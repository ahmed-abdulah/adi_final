==> flow/design.v <==
module VECTORING_CORDIC #(parameter I = 2 , WIDTH = 16) (
    input wire               clk,
    input wire               rst,
    input wire signed  [WIDTH-1:0] theta_0,
    input wire signed  [WIDTH-1:0] atan,
    input wire signed [WIDTH-1:0]  X0,  
    input wire signed [WIDTH-1:0]  Y0,  
    output reg signed [WIDTH-1:0] X_N,  
    output reg signed [WIDTH-1:0] Y_N ,  
    output reg signed [WIDTH-1:0] THETA_N
);
reg a;
always @(*) begin
    a = Y0[WIDTH-1]; 
end
always @(posedge clk or negedge rst) begin
    if (!rst) begin
        X_N <= 0;
        Y_N <= 0;
    end else begin
        if (a == 1'b1) begin
            X_N <= (X0 - (Y0 >>> I)) ; 
            Y_N <= (Y0 + (X0 >>> I)) ; 
        end else begin
            X_N <= (X0 + (Y0 >>> I)) ; 
            Y_N <= (Y0 - (X0 >>> I)) ; 
        end
    end
end
always @ (posedge clk , negedge rst)
begin
    if(!rst)
    begin
        THETA_N<='b0;
    end
    else begin
        if (a == 1'b1) begin
            THETA_N<=theta_0 - atan;
        end else begin
            THETA_N<=theta_0 + atan;
        end
    end
end
endmodule
module VECTORING_CORDIC_block #(parameter NUM_STAGES=1 , WIDTH=16)(
input wire       clk,
input wire       rst,
input wire signed [WIDTH-1:0] X_in,
input wire signed [WIDTH-1:0] Y_in,
input wire signed [WIDTH-1:0] THETA_IN,
output reg signed [WIDTH-1:0] X_out,
output reg signed [WIDTH-1:0] Y_out ,
output reg signed [WIDTH-1:0] THETA_out
    );
wire [WIDTH-1:0] atan_value [0: 15];
assign atan_value[0]  = 16'b00000_1100_1001_101;  
assign atan_value[1]  = 16'b00000_0111_0111_101;  
assign atan_value[2]  = 16'b00000_0011_1110_101;  
assign atan_value[3]  = 16'b00000_0010_0001_000;  
assign atan_value[4]  = 16'b00000_0001_0000_010;  
assign atan_value[5]  = 16'b00000_0000_1000_001;  
assign atan_value[6]  = 16'b00000_0000_0100_000;  
assign atan_value[7]  = 16'b00000_0000_0010_000;  
assign atan_value[8]  = 16'b00000_0000_0001_000;  
assign atan_value[9]  = 16'b00000_0000_0000_100;  
assign atan_value[10] = 16'b00000_0000_0000_010;  
assign atan_value[11] = 16'b00000_0000_0000_001;  
assign atan_value[12] = 16'b00000_0000_0000_000;  
assign atan_value[13] = 16'b00000_0000_0000_000;  
assign atan_value[14] = 16'b00000_0000_0000_000;  
assign atan_value[15] = 16'b00000_0000_0000_000;  
genvar i;
wire signed [WIDTH-1:0] theta_wire [0:NUM_STAGES];
wire signed [WIDTH-1:0] X_wire     [0:NUM_STAGES];
wire signed [WIDTH-1:0] Y_wire     [0:NUM_STAGES];
 assign X_wire[0] = X_in;
 assign Y_wire[0] = Y_in;
 assign theta_wire[0] = THETA_IN;
generate
    for (i =0 ; i < NUM_STAGES ;i=i+1 ) begin
         VECTORING_CORDIC #(.I(i) , .WIDTH (WIDTH)) u_cordic (
                .clk(clk),
                .rst(rst),
                .X0(X_wire[i]),  
                .Y0(Y_wire[i]),  
                .X_N(X_wire[i+1]), 
                .Y_N(Y_wire[i+1]),
                .atan(atan_value[i]),
                .theta_0(theta_wire[i]),
                .THETA_N(theta_wire[i+1])
            );
    end
endgenerate
always @(posedge clk , negedge rst) begin
    if (!rst) begin
        X_out<='b0;
        Y_out<='b0;
        THETA_out<='b0;
    end
    else begin
        X_out<=X_wire[NUM_STAGES]>>>11;
        Y_out<= Y_wire[NUM_STAGES]>>>11;
        THETA_out<=theta_wire[NUM_STAGES];
    end
end
endmodule
-- Reports on VECTORING_CORDIC_block
Tool output for the design above, in the order of the flow.
Lines are those of the file above, counted from 1.
Operators carry their Yosys type and port widths (W data, S select, Z words).
Library cell names are shortened.
A cell with -- has no value.
- top module: VECTORING_CORDIC_block
- clock port: clk
- standard-cell library: sky130hd
- timing corner: tt_025C_1v80

-- Elaborated design
Yosys after proc, flatten, opt, wreduce and memory -nomap, before mapping. Enables and synchronous resets that opt folds into registers are not counted as muxes. Print and check cells are not counted. Equal cells are merged and count once.
- noted $add $sub $neg: 5
- muxes and demuxes: 3
- operator list (cell ; count):
    $mux W16 ; 3
    $sub A16 B16 Y16 ; 2
    $add A16 B12 Y16 const B ; 1
    $sub A16 B12 Y16 const B ; 1
    $add A16 B16 Y16 ; 1
- bits in registers: 74
- bits of input ports: 50
- output and inout bits: 48
- cells after elaboration at 14

-- Depth
Depth = most cells in a row (Yosys ltp): at word level without a register or memory, in the mapped netlist without a sequential cell, where the memories' decode and read muxes count.
- noted depth in word-level cells: 2
- ABC_AREA at 1
- noted depth in mapped cells: 14
- gate-level depth less buffers: 14

-- Netlist
Yosys stat after the flow's synthesis: flattened, memories mapped to cells. It holds for the ABC_AREA given above (unset counts as 0); a run with the other value may have another netlist.
- cells by type (cell type ; count ; total area (µm²)):
    dfrtp_1 ; 52 ; 1.3E+03
    nand2_1 ; 238 ; 893.357
    ha_1 ; 56 ; 700.672
    inv_1 ; 127 ; 476.707
    nand3_1 ; 55 ; 275.264
    buf_4 ; 26 ; 195.187
    a21oi_1 ; 38 ; 190.182
    nor2_1 ; 37 ; 138.883
    xor2_1 ; 10 ; 87.584
    o21bai_1 ; 7 ; 52.55
    nand4_1 ; 4 ; 25.024
    nor2_4 ; 2 ; 22.522
    fa_1 ; 1 ; 20.019
    nor3_1 ; 4 ; 20.019
    nor3_2 ; 2 ; 20.019
    xnor2_1 ; 2 ; 17.517
    nand3b_1 ; 2 ; 15.014
    o21a_1 ; 2 ; 15.014
Not listed: further types 9, cells in them 10.
- mapped cells at 675
- mapped area at 4536.9 µm²
- area of sequential cells at 1301.2 µm²
- flip-flops: 52
- noted buffer cells: 29

-- Path before layout
Path of least setup slack by OpenSTA after synthesis, without wires, with an ideal clock, recovery checks aside; 20% of the period is set as input and as output delay. Where synthesis merged equal registers, the netlist keeps one of their names.
- path type: input port to flip-flop
- start: in Y_in[15]
- end: reg genblk1[0].u_cordic.THETA_N[12]
- period at 5950 ps
- noted external input delay: 1190 ps
- setup time at 116 ps
- launch time at the first pin at 1190 ps
- noted arrival time: 2371 ps
- data required time at 5834 ps
- noted setup slack: 3463 ps
- path delay at 1297 ps
- stages on the path at 11
- buffers on the path: 1
- period reached after synthesis: 2487 ps
"path delay" is the arrival time less input delay plus setup time.
"stages on the path" counts driving pins, that of a launching flip-flop among them; a cell with two outputs on the path counts twice.
"period reached after synthesis" is the clock period less the worst setup slack; recovery checks do not enter. This is arithmetic on one report: input and output delays are still those of the set period (20% each).
The rows between start and end are the longest chain of elaborated cells between them; the timing report does not say that the signal goes this way. Where chains are equally long, one stands for them.
A line is the first line of the expression or statement that the cell stems from. Yosys adds cells for indexed reads and writes and turns some case tables into memories.
A register here has more assigning lines than the two given.
- cells stage by stage: inv_1 -> buf_4 -> ha_1 -> a21oi_1 -> nand2_1 -> nand2_1 -> nand2_1 -> a21oi_1 -> inv_1 -> nand2_1 -> nand2_1
- noted cells in the longest elaborated chain: 1
- elaborated cells on any way between the ends: 1
- source lines of those cells at 1
- classes of those cells: mux (1)
- ends and longest elaborated chain, after synthesis (item ; RTL line ; source):
    from (decl) ; 49 ; input wire signed [WIDTH-1:0] Y_in,
    $mux W16 ; 37 ; if (a == 1'b1) begin
    to (assign) ; 38 ; THETA_N<=theta_0 - atan;
    to (assign) ; 40 ; THETA_N<=theta_0 + atan;
    to (decl) ; 10 ; output reg signed [WIDTH-1:0] THETA_N

-- Worst path after layout
Path of least setup slack in the final report of flow run 1 (OpenROAD, finished layout, wires in). Where an end is a register, its clock arrival counts in the times.
The report prints the path's times to 10 ps; the period is as set.
- path type: input port to flip-flop
- start: in Y_in[15]
- end: reg genblk1[0].u_cordic.THETA_N[14]
- period at 1830 ps
- noted external input delay: 370 ps
- setup time at 100 ps
- launch time at the first pin at 370 ps
- noted arrival time: 2220 ps
- data required time at 2050 ps
- noted setup slack: -180 ps
- stages on the path at 11
- buffers on the path: 2
The rows between start and end are the longest chain of elaborated cells between them; the timing report does not say that the signal goes this way. Where chains are equally long, one stands for them.
A register here has more assigning lines than the two given.
- cells stage by stage: dlygate4sd2_1 -> buf_12 -> fa_1 -> nand3_1 -> nand2_1 -> nand3_1 -> nand2_1 -> nand3_2 -> nand2_1 -> nand2_1 -> nand2_1
- noted cells in the longest elaborated chain: 1
- elaborated cells on any way between the ends: 1
- source lines of those cells at 1
- classes of those cells: mux (1)
- ends and longest elaborated chain, post-layout (item ; RTL line ; source):
    from (decl) ; 49 ; input wire signed [WIDTH-1:0] Y_in,
    $mux W16 ; 37 ; if (a == 1'b1) begin
    to (assign) ; 38 ; THETA_N<=theta_0 - atan;
    to (assign) ; 40 ; THETA_N<=theta_0 + atan;
    to (decl) ; 10 ; output reg signed [WIDTH-1:0] THETA_N

--- measured runs ---
Measured data: module VECTORING_CORDIC_block, platform sky130hd, 2 stored runs of the flow under differing settings, order arbitrary. Input and output delays are each 20% of the period that was set; the output load is 0.01 pF.
By "clock period achieved" is meant the clock period of the run minus its worst setup slack. This is arithmetic on one report: input and output delays are still those of the set period (20% each).
"time of the worst setup path" = time allowed to the worst setup path (clock period - input delay - output delay, where it has them) - its slack; a late launch clock adds to it, a late capture clock takes from it.
By "power consumption" is meant OpenSTA's value without simulated activity: inputs other than the clock are taken to toggle once in ten clock periods, and the tool carries that through the logic.
"time of the worst setup path" is known to 10 ps.

Flow run 1
Settings were period_ns = 1.83; CORE_UTILIZATION = 60; PLACE_DENSITY_LB_ADDON = 0.05; CELL_PAD_IN_SITES_DETAIL_PLACEMENT = 0; ABC_AREA = 1; MIN_ROUTING_LAYER = met1; MAX_ROUTING_LAYER = met4; CAP_MARGIN = 20; CORE_MARGIN = 2; SLEW_MARGIN = 20
- Yosys chip area after synthesis: 4,536.9 µm²
- overall die area: 8,272.8 µm²
- final utilization: 92.1 %
- smallest setup slack at -176 ps
- post-route setup TNS at -583 ps
- noted the power consumption: 4.353 mW
- noted the clock period achieved: 2,006 ps
- time of the worst setup path: 1,640 ps
- class of the worst setup path: input port to flip-flop

Flow run 2
Settings were period_ns = 3.26; SETUP_SLACK_MARGIN = 0.78; CAP_MARGIN = 20; CORE_MARGIN = 2; CORE_UTILIZATION = 40; SLEW_MARGIN = 20
- Yosys chip area after synthesis: 3,651.0 µm²
- overall die area: 9,907.2 µm²
- final utilization: 60.2 %
- smallest setup slack at 842 ps
- post-route setup TNS at 0 ps
- noted the power consumption: 2.073 mW
- noted the clock period achieved: 2,418 ps
- time of the worst setup path: 1,770 ps
- class of the worst setup path: input port to flip-flop
--- end ---
